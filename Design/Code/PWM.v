==> flow/design.v <==
module PWM(
    input   sclk,        
    input   key1,
    input   key2,
    output  PWM
);
parameter   period = 32'd2_000_000;              
parameter   pulse_min = 32'd50_000;              
parameter   pulse_middle = 32'd150_000;          
parameter   pulse_max = 32'd250_000;             
parameter   pulse_step = 32'd500;                
reg     [31:0]    pulse_width = 32'd150;     
reg     [31:0]    cnt = 32'd0;               
reg     pulse = 0;                           
reg     pulse_r0 = 0;
reg     pulse_r1 = 0;
wire    pulse_pose;                          
always @(posedge sclk) begin
    pulse_r0 <= pulse;
    pulse_r1 <= pulse_r0;
end
assign  pulse_pose = pulse_r0 & ~pulse_r1;
always @(posedge sclk) begin
    if(key1 == 1)   begin
        if(pulse_width >= pulse_max-1)    begin      
            pulse_width <= pulse_max-1;
        end
        else    begin
            if(pulse_pose == 1) begin
                pulse_width <= pulse_width + pulse_step;     
            end
            else    begin
                pulse_width <= pulse_width;
            end
        end
    end
    else if(key2 == 1)  begin
        if(pulse_width <= pulse_min-1)  begin
            pulse_width <= pulse_min-1;              
        end
        else    begin
            if(pulse_pose == 1) begin
                pulse_width <= pulse_width - pulse_step;     
            end
            else    begin
                pulse_width <= pulse_width;
            end
        end
    end
    else    begin
        pulse_width <= pulse_width;
    end
end
always @(posedge sclk) begin
    if(cnt == period-1) begin
        cnt <= 32'd0;
    end
    else    begin
        cnt <= cnt + 1;
    end
end
always @(posedge sclk) begin
    if(cnt < pulse_width)  begin
        pulse <= 1;
    end
    else if(cnt >= pulse_width-1)   begin
        pulse <= 0;
    end
    else   begin
        pulse <= pulse;
    end
end
assign  PWM = pulse;
endmodule 
Tool chain data of PWM
Tool output for the design above, in the order of the flow.
Line numbers count from 1 in the design file above.
Operators: Yosys type, input widths -> output width; for muxes data width and select width s.
{"block": "setup", "top": "PWM", "clk_port": "sclk", "cell_library": "sky130hd", "pvt_corner": "tt_025C_1v80"}

Word level
Counts by Yosys on the flattened word-level netlist (proc, flatten, opt, wreduce; memories kept). Register bits leave out memories and registers merged into their read ports (data or address). Print and check cells are left out. Cells with the same type and inputs are merged into one.
{"block": "classes", "n_addsub": 4, "cmp": 4, "eq_ne": 2, "n_mux": 6, "logic": 2, "n_reduce_logical": 3}
{"block": "op_table", "operator": "$mux 32", "n": 6}
{"block": "op_table", "operator": "$add 32x1->32 const B", "n": 1}
{"block": "op_table", "operator": "$sub 32x1->32 const B", "n": 1}
{"block": "op_table", "operator": "$le 32x16->1 const B", "n": 1}
{"block": "op_table", "operator": "$ge 32x18->1 const B", "n": 1}
{"block": "op_table", "operator": "$eq 32x21->1 const B", "n": 1}
{"block": "op_table", "operator": "$ge 32x32->1", "n": 1}
{"block": "op_table", "operator": "$lt 32x32->1", "n": 1}
{"block": "op_table", "operator": "$add 32x9->32 const B", "n": 1}
{"block": "op_table", "operator": "$sub 32x9->32 const B", "n": 1}
{"block": "op_table", "operator": "$ne 3x1->1 const B", "n": 1}
{"block": "op_table", "operator": "$reduce_and 3->1", "n": 1}
{"block": "op_table", "operator": "$reduce_bool 3->1", "n": 1}
{"block": "op_table", "operator": "$reduce_bool 2->1", "n": 1}
{"block": "op_table", "operator": "$and 1x1->1", "n": 1}
{"block": "op_table", "operator": "$not 1->1", "n": 1}
{"block": "word_totals", "ff_bits": 67, "input_bits": 3}

Logic depth
Depth = most cells in a row (Yosys ltp): at word level without a register or memory, in the mapped netlist without a sequential cell, where the memories' decode and read muxes count.
{"block": "depth", "depth_word": 6, "abc_area": 1, "ltp_mapped": 21, "mapped_depth_nobuf": 21}

Mapped cells and area
The flow's flattened synthesis, as Yosys stat reports it; memories are mapped. The netlist is that of the ABC_AREA named above (0 if unset); the other value can give another one.
{"block": "by_type", "cell_type": "sky130_fd_sc_hd__edfxtp_1", "n": 32, "type_area_um2": 960.922}
{"block": "by_type", "cell_type": "sky130_fd_sc_hd__ha_1", "n": 70, "type_area_um2": 875.84}
{"block": "by_type", "cell_type": "sky130_fd_sc_hd__nand2_1", "n": 188, "type_area_um2": 705.677}
{"block": "by_type", "cell_type": "sky130_fd_sc_hd__dfxtp_1", "n": 35, "type_area_um2": 700.672}
{"block": "by_type", "cell_type": "sky130_fd_sc_hd__xor2_1", "n": 73, "type_area_um2": 639.363}
{"block": "by_type", "cell_type": "sky130_fd_sc_hd__nor2_1", "n": 121, "type_area_um2": 454.186}
{"block": "by_type", "cell_type": "sky130_fd_sc_hd__inv_1", "n": 100, "type_area_um2": 375.36}
{"block": "by_type", "cell_type": "sky130_fd_sc_hd__a21oi_1", "n": 41, "type_area_um2": 205.197}
{"block": "by_type", "cell_type": "sky130_fd_sc_hd__nand3_1", "n": 34, "type_area_um2": 170.163}
{"block": "by_type", "cell_type": "sky130_fd_sc_hd__nand4_1", "n": 22, "type_area_um2": 137.632}
{"block": "by_type", "cell_type": "sky130_fd_sc_hd__nor2_2", "n": 15, "type_area_um2": 93.84}
{"block": "by_type", "cell_type": "sky130_fd_sc_hd__o21ai_0", "n": 17, "type_area_um2": 85.082}
{"block": "by_type", "cell_type": "sky130_fd_sc_hd__nor3_1", "n": 16, "type_area_um2": 80.077}
{"block": "by_type", "cell_type": "sky130_fd_sc_hd__nor2_4", "n": 7, "type_area_um2": 78.826}
{"block": "by_type", "cell_type": "sky130_fd_sc_hd__nand2_2", "n": 9, "type_area_um2": 56.304}
{"block": "by_type", "cell_type": "sky130_fd_sc_hd__nor3_2", "n": 5, "type_area_um2": 50.048}
{"block": "by_type", "cell_type": "sky130_fd_sc_hd__nor4_1", "n": 8, "type_area_um2": 50.048}
{"block": "by_type", "cell_type": "sky130_fd_sc_hd__buf_6", "n": 4, "type_area_um2": 45.043}
Other cell types: 23; their cells: 59.
{"block": "synth_totals", "cell_count": 856, "yosys_area_um2": 6188.4, "seqArea_um2": 1661.6, "ffs": 67}

Timing after synthesis
Path of least setup slack by OpenSTA after synthesis, without wires, with an ideal clock, recovery checks aside; 20% of the period is set as input and as output delay. Where synthesis merged equal registers, the netlist keeps one of their names.
{"block": "synth_timing", "path_kind": "register to register", "start": "register pulse_width[6]", "end": "register pulse_width[10]", "clock_period_ns": 4.88, "setup_ns": 0.427, "t_first_pin_ns": 0.000, "arrival_time_ns": 2.751, "t_required_ns": 4.453, "path_slack_ns": 1.702, "path_delay_ns": 3.178, "path_stages": 10, "synth_period_reached_ns": 3.178}
"path_delay_ns" = arrival - input delay + setup time.
"path_stages" counts driving pins, that of a launching flip-flop among them; a cell with two outputs on the path counts twice.
"synth_period_reached_ns" is the clock period less the worst setup slack; recovery checks do not enter. This is arithmetic on one report: input and output delays are still those of the set period (20% each).
Between the ends stands the longest chain of elaborated cells between them, by number of cells; it is not shown to be the way that was timed. Of several equally long chains one is given.
A line is the first line of the expression or statement that the cell stems from. Yosys adds cells for indexed reads and writes and turns some case tables into memories.
A register here has more assigning lines than the two given.
The path ends at the enable pin of a flip-flop; only ways to that pin are counted.
{"block": "synth_via", "path_cell_list": "sky130_fd_sc_hd__edfxtp_1 sky130_fd_sc_hd__nor2_2 sky130_fd_sc_hd__clkinv_1 sky130_fd_sc_hd__o211ai_1 sky130_fd_sc_hd__nand2_1 sky130_fd_sc_hd__nand2_2 sky130_fd_sc_hd__nand2_2 sky130_fd_sc_hd__nand2_4 sky130_fd_sc_hd__nand2_1 sky130_fd_sc_hd__a21oi_1", "elab_chain_len": 3, "cells_between": 5, "lines_between": 2, "classes_between": "2 x compare; 1 x eq/ne; 2 x reduce/logical"}
{"block": "synth_rtl", "item": "start, declared", "line_no": 12, "text": "reg     [31:0]    pulse_width = 32'd150;"}
{"block": "synth_rtl", "item": "start, assigned", "line_no": 26, "text": "pulse_width <= pulse_max-1;"}
{"block": "synth_rtl", "item": "start, assigned", "line_no": 30, "text": "pulse_width <= pulse_width + pulse_step;"}
{"block": "synth_rtl", "item": "$ge 32x18->1", "line_no": 25, "text": "if(pulse_width >= pulse_max-1)    begin"}
{"block": "synth_rtl", "item": "$ne 3x1->1"}
{"block": "synth_rtl", "item": "$reduce_and 3->1"}
{"block": "synth_rtl", "item": "end, assigned", "line_no": 26}
{"block": "synth_rtl", "item": "end, assigned", "line_no": 30}
{"block": "synth_rtl", "item": "end, declared", "line_no": 12}

Path in the finished layout
Path of least setup slack in the final report of run 1 (OpenROAD, finished layout, wires in). Where an end is a register, its clock arrival counts in the times.
{"block": "layout_timing", "path_kind": "register to register", "start": "register pulse_width[2]", "end": "register pulse", "clock_period_ns": 3.7, "setup_ns": 0.10, "t_first_pin_ns": 0.34, "arrival_time_ns": 3.06, "t_required_ns": 3.94, "path_slack_ns": 0.88, "path_stages": 19}
Between the ends stands the longest chain of elaborated cells between them, by number of cells; it is not shown to be the way that was timed. Of several equally long chains one is given.
A register here has more assigning lines than the two given.
{"block": "layout_via", "path_cell_list": "sky130_fd_sc_hd__edfxtp_1 sky130_fd_sc_hd__inv_2 sky130_fd_sc_hd__ha_4 sky130_fd_sc_hd__inv_1 sky130_fd_sc_hd__a21oi_4 sky130_fd_sc_hd__nand2_2 sky130_fd_sc_hd__nor2_4 sky130_fd_sc_hd__nand2_4 sky130_fd_sc_hd__nor2_4 sky130_fd_sc_hd__nand2_2 sky130_fd_sc_hd__xor2_1 sky130_fd_sc_hd__inv_1 sky130_fd_sc_hd__ha_4 sky130_fd_sc_hd__nand3_2 sky130_fd_sc_hd__nor3_2 sky130_fd_sc_hd__nor2b_4 sky130_fd_sc_hd__nand2_2 sky130_fd_sc_hd__nand4_1 sky130_fd_sc_hd__nand2_1", "elab_chain_len": 2, "cells_between": 3, "lines_between": 2, "classes_between": "1 x add/sub; 2 x compare"}
{"block": "layout_rtl", "item": "start, declared", "line_no": 12, "text": "reg     [31:0]    pulse_width = 32'd150;"}
{"block": "layout_rtl", "item": "start, assigned", "line_no": 26, "text": "pulse_width <= pulse_max-1;"}
{"block": "layout_rtl", "item": "start, assigned", "line_no": 30, "text": "pulse_width <= pulse_width + pulse_step;"}
{"block": "layout_rtl", "item": "$sub 32x1->32", "line_no": 66, "text": "else if(cnt >= pulse_width-1)   begin"}
{"block": "layout_rtl", "item": "$ge 32x32->1", "line_no": 66}
{"block": "layout_rtl", "item": "end, assigned", "line_no": 67, "text": "pulse <= 0;"}
{"block": "layout_rtl", "item": "end, assigned", "line_no": 70, "text": "pulse <= pulse;"}
{"block": "layout_rtl", "item": "end, declared", "line_no": 14, "text": "reg     pulse = 0;"}

Wiki page: PWM / flow data

Top module PWM; platform sky130hd; tools Yosys and OpenROAD; 2 stored runs in no particular order. Input and output delays are each 20% of the period that was set; the output load is 0.01 pF.
"period_less_ws_ns" means the clock period less the worst setup slack. The figure is calculated, with input and output delays left at 20% of the set period.
"worst_setup_path_time_ns": the worst setup path's part of the clock period (all of it between registers, 20% less for each end at a port) less its slack. A launch clock that arrives late makes it longer, a capture clock that arrives late makes it shorter.
By "power_mw" is meant OpenSTA's value without simulated activity: inputs other than the clock are taken to toggle once in ten clock periods, and the tool carries that through the logic.

{"run": "run 1", "settings": { "period_ns": 3.7, "CORE_UTILIZATION": 32, "SETUP_SLACK_MARGIN": 0.97, "PLACE_DENSITY": 0.49, "CELL_PAD_IN_SITES_DETAIL_PLACEMENT": 1, "ABC_AREA": 1, "CTS_CLUSTER_DIAMETER": 302, "CAP_MARGIN": 0, "SLEW_MARGIN": 20, "CORE_MARGIN": 2 }, "results": { "yosys_chip_area_um2": 6188.4, "design_die_area_um2": 20467.6, "post_route_stdcell_area_um2": 7160.6, "fin_util_pct": 38.0, "worstSetupSlack_ns": 0.880, "fin_tns_ns": 0.000, "hold_ws_ns": 0.354, "power_mw": 1.997, "period_less_ws_ns": 2.820, "worst_setup_path_time_ns": 2.82, "worst_path_kind": "register to register" }}
{"run": "run 2", "settings": { "period_ns": 4.38, "SETUP_SLACK_MARGIN": -0.12, "CAP_MARGIN": 20, "CORE_MARGIN": 2, "CORE_UTILIZATION": 40, "SLEW_MARGIN": 20 }, "results": { "yosys_chip_area_um2": 5525.3, "design_die_area_um2": 14769.5, "post_route_stdcell_area_um2": 6063.3, "fin_util_pct": 45.4, "worstSetupSlack_ns": 0.696, "fin_tns_ns": 0.000, "hold_ws_ns": 0.353, "power_mw": 1.732, "period_less_ws_ns": 3.684, "worst_setup_path_time_ns": 3.68, "worst_path_kind": "register to register" }}
